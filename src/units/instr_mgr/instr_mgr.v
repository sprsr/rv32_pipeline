==> flow/design.v <==
module instr_mgr(
    input        clk,
    input        rst,
    input [31:0] instr_fetch,
    input [31:0] instr_de,
    input [31:0] instr_exe,
    input [31:0] alu_out_exe,
    input [31:0] pc_exe,
    input [31:0] instr_acc,
    input [31:0] alu_out_acc,
    input [31:0] dmem_out_acc,
    input [31:0] instr_wb,
    input [31:0] data_d_wb,
    input [31:0] pc_4_acc,
    input        br_success,
    output       stall,
    output       hazard_a,
    output       hazard_b,
    output       pc_sel,
    output[31:0] data_a_mgr,
    output[31:0] data_b_mgr
);
reg       r_false_path;
reg       r_stall;
reg       r_pc_sel;
reg       r_hazard_a;
reg       r_hazard_b;
reg [5:0] r_conflict_map;
reg [2:0] r_wb_acc;
reg [2:0] r_wb_exe;
reg [2:0] r_wb_wb;
reg [31:0] r_data_mgr;
reg [31:0] r_data_a_mgr;
reg [31:0] r_data_b_mgr;
assign pc_sel = r_pc_sel;
assign stall = r_stall;
assign hazard_a = r_hazard_a;
assign hazard_b = r_hazard_b;
assign data_a_mgr = r_data_a_mgr;
assign data_b_mgr = r_data_b_mgr;
function [2:0] write_back_check;
    input [31:0] instruction;
    case (instruction[6:0])
        7'b0110111: begin
            write_back_check  = 2'b01;
        end
        7'b0010111: begin
            write_back_check  = 2'b01;
        end
        7'b1100111: begin
            write_back_check  = 2'b10;
        end
        7'b1100011: begin
            write_back_check  = 2'bx;
        end
        7'b0000011: begin
            write_back_check  = 2'b0;
        end
        7'b0100011: begin
            write_back_check  = 2'b0;
        end
        7'b0010011: begin
            write_back_check  = 2'b1;
        end
        7'b0110011: begin
            write_back_check  = 2'b1;
        end
        default: begin
            write_back_check  = 2'b11;
        end
    endcase
endfunction
always @(posedge clk or posedge rst) begin
    if (rst) begin
        r_conflict_map = 6'b0;
        r_stall = 1'b0;
        r_hazard_a = 1'b0;
        r_hazard_b = 1'b0;
        r_wb_acc   = 4'h0;
        r_wb_exe   = 4'h0;
        r_data_mgr = 32'hx;
        r_data_a_mgr = 32'hx;
        r_data_b_mgr = 32'hx;
    end else begin
        r_conflict_map = 6'h0;
        r_pc_sel = 1'b0;
        r_stall = 1'b0;
        r_hazard_a = 1'b0;
        r_hazard_b = 1'b0;
        if (instr_wb[11:7] == instr_de[19:15]) begin
            r_conflict_map[5] = 1'b1;
        end if (instr_wb[11:7] == instr_de[24:20]) begin
            r_conflict_map[4] = 1'b1;
        end 
        if (instr_acc[11:7] == instr_de[19:15]) begin
            r_conflict_map[3] = 1'b1;
        end if (instr_acc[11:7] == instr_de[24:20]) begin
            r_conflict_map[2] = 1'b1;
        end 
        if (instr_exe[11:7] == instr_de[19:15]) begin
            r_conflict_map[1] = 1'b1;
        end if(instr_exe[11:7] == instr_de[24:20]) begin
            r_conflict_map[0] = 1'b1;
        end
        if (r_conflict_map[1] || r_conflict_map[0]) begin
            r_wb_exe = write_back_check(instr_exe);
            case (r_wb_exe)
                3'b00: begin
                    r_stall = 1'b1;
                    r_data_mgr = 32'hx;
                end
                3'b01: begin
                    r_data_mgr = alu_out_exe;
                end
                3'b10: begin
                    r_data_mgr = pc_exe + 1'b1;
                end
                default: begin
                    r_data_mgr = 32'hx;
                end
            endcase
            if (r_conflict_map[1] && r_wb_exe != 3'b11) begin
                r_data_a_mgr = r_data_mgr;
                r_hazard_a = 1'b1;
            end else if (r_conflict_map[0] && r_wb_exe != 3'b11) begin
                r_data_b_mgr = r_data_mgr;
                r_hazard_b = 1'b1;
            end
        end 
        if (r_conflict_map[3] || r_conflict_map[2]) begin
            r_wb_acc = write_back_check(instr_acc);
            case (r_wb_acc)
                3'b00: begin
                    r_data_mgr = dmem_out_acc;
                end
                3'b01: begin
                    r_data_mgr = alu_out_acc;
                end
                3'b10: begin
                    r_data_mgr = pc_4_acc;
                end
                default: begin
                    r_data_mgr = 32'hx;
                end
            endcase
            if (r_conflict_map[3] && !r_conflict_map[1] &&  r_wb_acc != 3'b11) begin
                r_data_a_mgr = r_data_mgr;
                r_hazard_a = 1'b1;
            end else if (r_conflict_map[2] && !r_conflict_map[0] &&  r_wb_acc != 3'b11) begin
                r_data_b_mgr = r_data_mgr;
                r_hazard_b = 1'b1;
            end
        end
        if (r_conflict_map[5] || r_conflict_map[4]) begin
            r_wb_wb = write_back_check(instr_wb);
            if (r_conflict_map[5] && !r_conflict_map[3] && !r_conflict_map[1] &&  r_wb_wb != 3'b11) begin
                r_data_a_mgr = data_d_wb;
                r_hazard_a = 1'b1;
            end else if (r_conflict_map[4] && !r_conflict_map[2] && !r_conflict_map[0] &&  r_wb_wb != 3'b11) begin
                r_data_b_mgr = data_d_wb;
                r_hazard_b = 1'b1;
            end
        end
       case (instr_exe[6:0])
            7'b1101111: begin
                r_pc_sel <= 1'b1;
                r_stall <= 1'b1;
            end
            7'b1101111: begin
                r_pc_sel <= 1'b1;
                r_stall <= 1'b1;
            end
            7'b1100011: begin
                if (br_success)
                    r_pc_sel <= 1'b1;
                    r_stall <= 1'b1;
            end
            default: r_pc_sel <= 1'b0;
        endcase
    end
end
endmodule
### From RTL to reports: instr_mgr

The steps from the RTL of instr_mgr to its reports follow in flow order.
Line numbers count from 1 in the design file above.
A cell with -- has no value.

* top: instr_mgr
* clock port: clk
* library: sky130hd
* library corner: tt_025C_1v80

### Word-level counts

Yosys after proc, flatten, opt, wreduce and memory -nomap, before mapping. Enables and synchronous resets that opt folds into registers are not counted as muxes. Memory bits, and registers merged into a memory's read port (data or address), are not among the register bits. Print and check cells are not counted. Equal cells are merged and count once.

* register bits after elaboration: 68
* output and inout bits: 68
* word-level cells: 122

* add/sub/neg operators: 1
* eq/ne operators: 38
* muxes and demuxes: 49
* reductions and logical operators: 28

Operators by type and width (count)
* 32-bit 2-to-1 mux: 15
* 32-bit case mux with 3-bit select: 1
* 32-bit case mux with 2-bit select: 1
* 7-bit by 6-bit equality test with 1-bit output with constant B: 9
* 7-bit equality test with constant B: 7
* 7-bit by 5-bit equality test with 1-bit output with constant B: 6
* 32-bit by 1-bit adder with 32-bit output with constant B: 1
* 5-bit equality test: 6
* 1-bit 2-to-1 mux: 25
* 2-bit case mux with 4-bit select: 3
* 7-bit by 2-bit equality test with 1-bit output with constant B: 3
* 1-bit logical AND: 12
* 4-bit OR reduction: 3
* 3-bit by 2-bit inequality test with 1-bit output with constant B: 3
* 3-bit 2-to-1 mux: 3
* 2-bit OR reduction: 4
* 3-bit by 1-bit equality test with 1-bit output with constant B: 2
* 3-bit by 2-bit equality test with 1-bit output with constant B: 2
* 3-bit logical NOT: 2
* 1-bit logical NOT: 4
* 1-bit logical OR: 3
* 1-bit case mux with 2-bit select: 1

### Logic depth

Depth = most cells in a row (Yosys ltp): at word level without a register or memory, in the mapped netlist without a sequential cell, where the memories' decode and read muxes count.

* word-level depth: 15
* ABC_AREA: 0
* gate-level depth with buffers: 11
* depth with buffers taken out: 10

### Mapped cells and area

Yosys stat after the flow's synthesis: flattened, memories mapped to cells. It holds for the ABC_AREA given above (unset counts as 0); a run with the other value may have another netlist.

* mapped cells: 775
* mapped area: 6043.3 um^2
* sequential part of the area: 1706.6 um^2
* mapped flip-flops: 68
* buffers: 62

Cells by type
* sky130_fd_sc_hd__dfrtp_1: count 67, area in all 1.68E+03 um^2
* sky130_fd_sc_hd__o31ai_1: count 56, area in all 420.403 um^2
* sky130_fd_sc_hd__nand2_1: count 109, area in all 409.142 um^2
* sky130_fd_sc_hd__o21ai_0: count 56, area in all 280.269 um^2
* sky130_fd_sc_hd__a22oi_1: count 37, area in all 277.766 um^2
* sky130_fd_sc_hd__xnor2_1: count 28, area in all 245.235 um^2
* sky130_fd_sc_hd__nand3_1: count 45, area in all 225.216 um^2
* sky130_fd_sc_hd__o22ai_1: count 31, area in all 193.936 um^2
* sky130_fd_sc_hd__xor2_1: count 22, area in all 192.685 um^2
* sky130_fd_sc_hd__nor2_1: count 49, area in all 183.926 um^2
* sky130_fd_sc_hd__clkbuf_1: count 43, area in all 161.405 um^2
* sky130_fd_sc_hd__mux2i_1: count 16, area in all 160.154 um^2
* sky130_fd_sc_hd__o211a_1: count 12, area in all 120.115 um^2
* sky130_fd_sc_hd__a21o_1: count 15, area in all 112.608 um^2
* sky130_fd_sc_hd__a211oi_1: count 12, area in all 90.086 um^2
* sky130_fd_sc_hd__a21oi_1: count 16, area in all 80.077 um^2
* sky130_fd_sc_hd__nor3_1: count 16, area in all 80.077 um^2
* sky130_fd_sc_hd__buf_6: count 5, area in all 56.304 um^2

Not listed: further types 45, cells in them 140.

### Timing after synthesis

Source: OpenSTA report_checks on the synthesized netlist (no wires, ideal clock, input and output delay 20% of the period each), path of least setup slack; recovery checks are left aside. Register names are those of the netlist, which keeps one name where synthesis merged equal registers.

* path type: input port to flip-flop
* start: in instr_acc[2]
* end: reg r_data_a_mgr
* period: 3720 ps
* library setup time: 92 ps
* time at the first pin: 744 ps
* data arrival time: 2650 ps
* data required time: 3628 ps
* path slack: 978 ps
* path delay: 1998 ps
* driving pins on the path: 10
* synthesis period reached: 2742 ps

"path delay" is the arrival time less input delay plus setup time.
"driving pins on the path" counts driving pins, that of a launching flip-flop among them; a cell with two outputs on the path counts twice.
"synthesis period reached" is the clock period less the worst setup slack; recovery checks do not enter. This is arithmetic on one report: input and output delays are still those of the set period (20% each).
Where an end lacks its bit number, it is one bit of the signal, or one of the new flip-flops if synthesis recoded a state register.
At most two assigning lines are given for a register; there are more.

* path through: sky130_fd_sc_hd__nor2b_1 > sky130_fd_sc_hd__mux2_4 > sky130_fd_sc_hd__nor2_1 > sky130_fd_sc_hd__o21a_1 > sky130_fd_sc_hd__ha_1 > sky130_fd_sc_hd__clkbuf_1 > sky130_fd_sc_hd__a22oi_1 > sky130_fd_sc_hd__o21ai_0 > sky130_fd_sc_hd__o22ai_1 > sky130_fd_sc_hd__o31ai_2

Ends and longest elaborated chain, after synthesis
* start, declared: line 9 `input [31:0] instr_acc,`
* end, assigned: line 123 `r_data_a_mgr = r_data_mgr;`
* end, assigned: line 147 `r_data_a_mgr = r_data_mgr;`
* end, declared: line 33 `reg [31:0] r_data_a_mgr;`

Chain of elaborated cells between the ends: none given.

### Timing after layout

Path of least setup slack in the final report of entry B (OpenROAD, finished layout, wires in). Where an end is a register, its clock arrival counts in the times.
The report prints the path's times to 10 ps; the period is as set.

* path type: input port to flip-flop
* start: in instr_acc[2]
* end: reg r_data_a_mgr
* period: 4120 ps
* library setup time: 100 ps
* time at the first pin: 820 ps
* data arrival time: 3310 ps
* data required time: 4370 ps
* path slack: 1050 ps
* driving pins on the path: 12

Where an end lacks its bit number, it is one bit of the signal, or one of the new flip-flops if synthesis recoded a state register.
At most two assigning lines are given for a register; there are more.

* path through: sky130_fd_sc_hd__clkdlybuf4s50_1 > sky130_fd_sc_hd__nor2b_4 > sky130_fd_sc_hd__mux2_4 > sky130_fd_sc_hd__nor2_4 > sky130_fd_sc_hd__o21a_1 > sky130_fd_sc_hd__ha_4 > sky130_fd_sc_hd__buf_12 > sky130_fd_sc_hd__a22oi_1 > sky130_fd_sc_hd__o21ai_0 > sky130_fd_sc_hd__buf_4 > sky130_fd_sc_hd__o22ai_1 > sky130_fd_sc_hd__o31ai_1

Ends and longest elaborated chain, post-layout
* start, declared: line 9 `input [31:0] instr_acc,`
* end, assigned: line 123 `r_data_a_mgr = r_data_mgr;`
* end, assigned: line 147 `r_data_a_mgr = r_data_mgr;`
* end, declared: line 33 `reg [31:0] r_data_a_mgr;`

Chain of elaborated cells between the ends: none given.

Hand-over note for instr_mgr

Design instr_mgr on sky130hd. What follows are 2 stored runs of the flow, each under its own settings; their order means nothing. The constraints put input and output delay at 20% of the set period each and load the outputs with 0.01 pF.
"period reached" is the run's clock period less its worst setup slack. It is reckoned from that one timing run; input and output delays stay at 20% of the period that was set.
By "time on the worst setup path" is meant the share of the clock period that the worst setup path is allowed (20% is reserved at inputs, 20% at outputs), minus its slack. Clock arrival times at its registers enter into it.
"time on the worst setup path" is given in steps of 10 ps.

### Entry A

==> flow/run.sh <==
#!/bin/bash
# the make line also repeats the synthesis and layout settings of config.mk as NAME=value (left out here)
make -C /OpenROAD-flow-scripts/flow DESIGN_CONFIG=/design/flow/config.mk WORK_HOME=/design/flow/orfs CLKGATE_MAP_FILE= finish
==> flow/config.mk <==
export PLATFORM = sky130hd
export DESIGN_NAME = instr_mgr
export DESIGN_NICKNAME = instr_mgr
export VERILOG_FILES = /design/flow/design.v
export SDC_FILE = /design/flow/constraint.sdc
export NUM_CORES = 4
export LEC_CHECK = 0
export CAP_MARGIN = 20
export CORE_ASPECT_RATIO = 0.97
export CORE_MARGIN = 6
export CORE_UTILIZATION = 45
export CTS_CLUSTER_DIAMETER = 112
export CTS_CLUSTER_SIZE = 45
export GPL_TIMING_DRIVEN = 0
export PLACE_DENSITY_LB_ADDON = 0.15
export SLEW_MARGIN = 10
==> flow/constraint.sdc <==
create_clock -name core_clock -period 1.83 [get_ports {clk}]
set_input_delay 0.3660 -clock core_clock [delete_from_list [all_inputs] [get_ports {clk}]]
set_output_delay 0.3660 -clock core_clock [all_outputs]
set_load 0.01 [all_outputs]

Outcome of entry A: no results, routing failed with GRT-0232

### Entry B

==> flow/run.sh <==
#!/bin/bash
# the make line also repeats the synthesis and layout settings of config.mk as NAME=value (left out here)
make -C /OpenROAD-flow-scripts/flow DESIGN_CONFIG=/design/flow/config.mk WORK_HOME=/design/flow/orfs CLKGATE_MAP_FILE= finish
==> flow/config.mk <==
export PLATFORM = sky130hd
export DESIGN_NAME = instr_mgr
export DESIGN_NICKNAME = instr_mgr
export VERILOG_FILES = /design/flow/design.v
export SDC_FILE = /design/flow/constraint.sdc
export NUM_CORES = 4
export LEC_CHECK = 0
export CAP_MARGIN = 20
export CELL_PAD_IN_SITES_DETAIL_PLACEMENT = 1
export CELL_PAD_IN_SITES_GLOBAL_PLACEMENT = 0
export CORE_MARGIN = 2
export CORE_UTILIZATION = 26
export CTS_CLUSTER_DIAMETER = 84
export GPL_ROUTABILITY_DRIVEN = 0
export MAX_ROUTING_LAYER = met4
export PLACE_DENSITY_LB_ADDON = 0.17
export SETUP_SLACK_MARGIN = 1.02
export SLEW_MARGIN = 20
==> flow/constraint.sdc <==
create_clock -name core_clock -period 4.12 [get_ports {clk}]
set_input_delay 0.8240 -clock core_clock [delete_from_list [all_inputs] [get_ports {clk}]]
set_output_delay 0.8240 -clock core_clock [all_outputs]
set_load 0.01 [all_outputs]

Results of entry B:
- Full die area: 24479.7 um^2
- Period reached: 3066 ps
- Summed negative setup slack: 0 ps
- Time on the worst setup path: 2240 ps
- Type of the worst setup path: input port to flip-flop
- Mapped cell area after synthesis: 6043.3 um^2
- Area of the standard cells in the finished layout: 10390.0 um^2
- Setup slack of the worst path: 1054 ps

End of note.
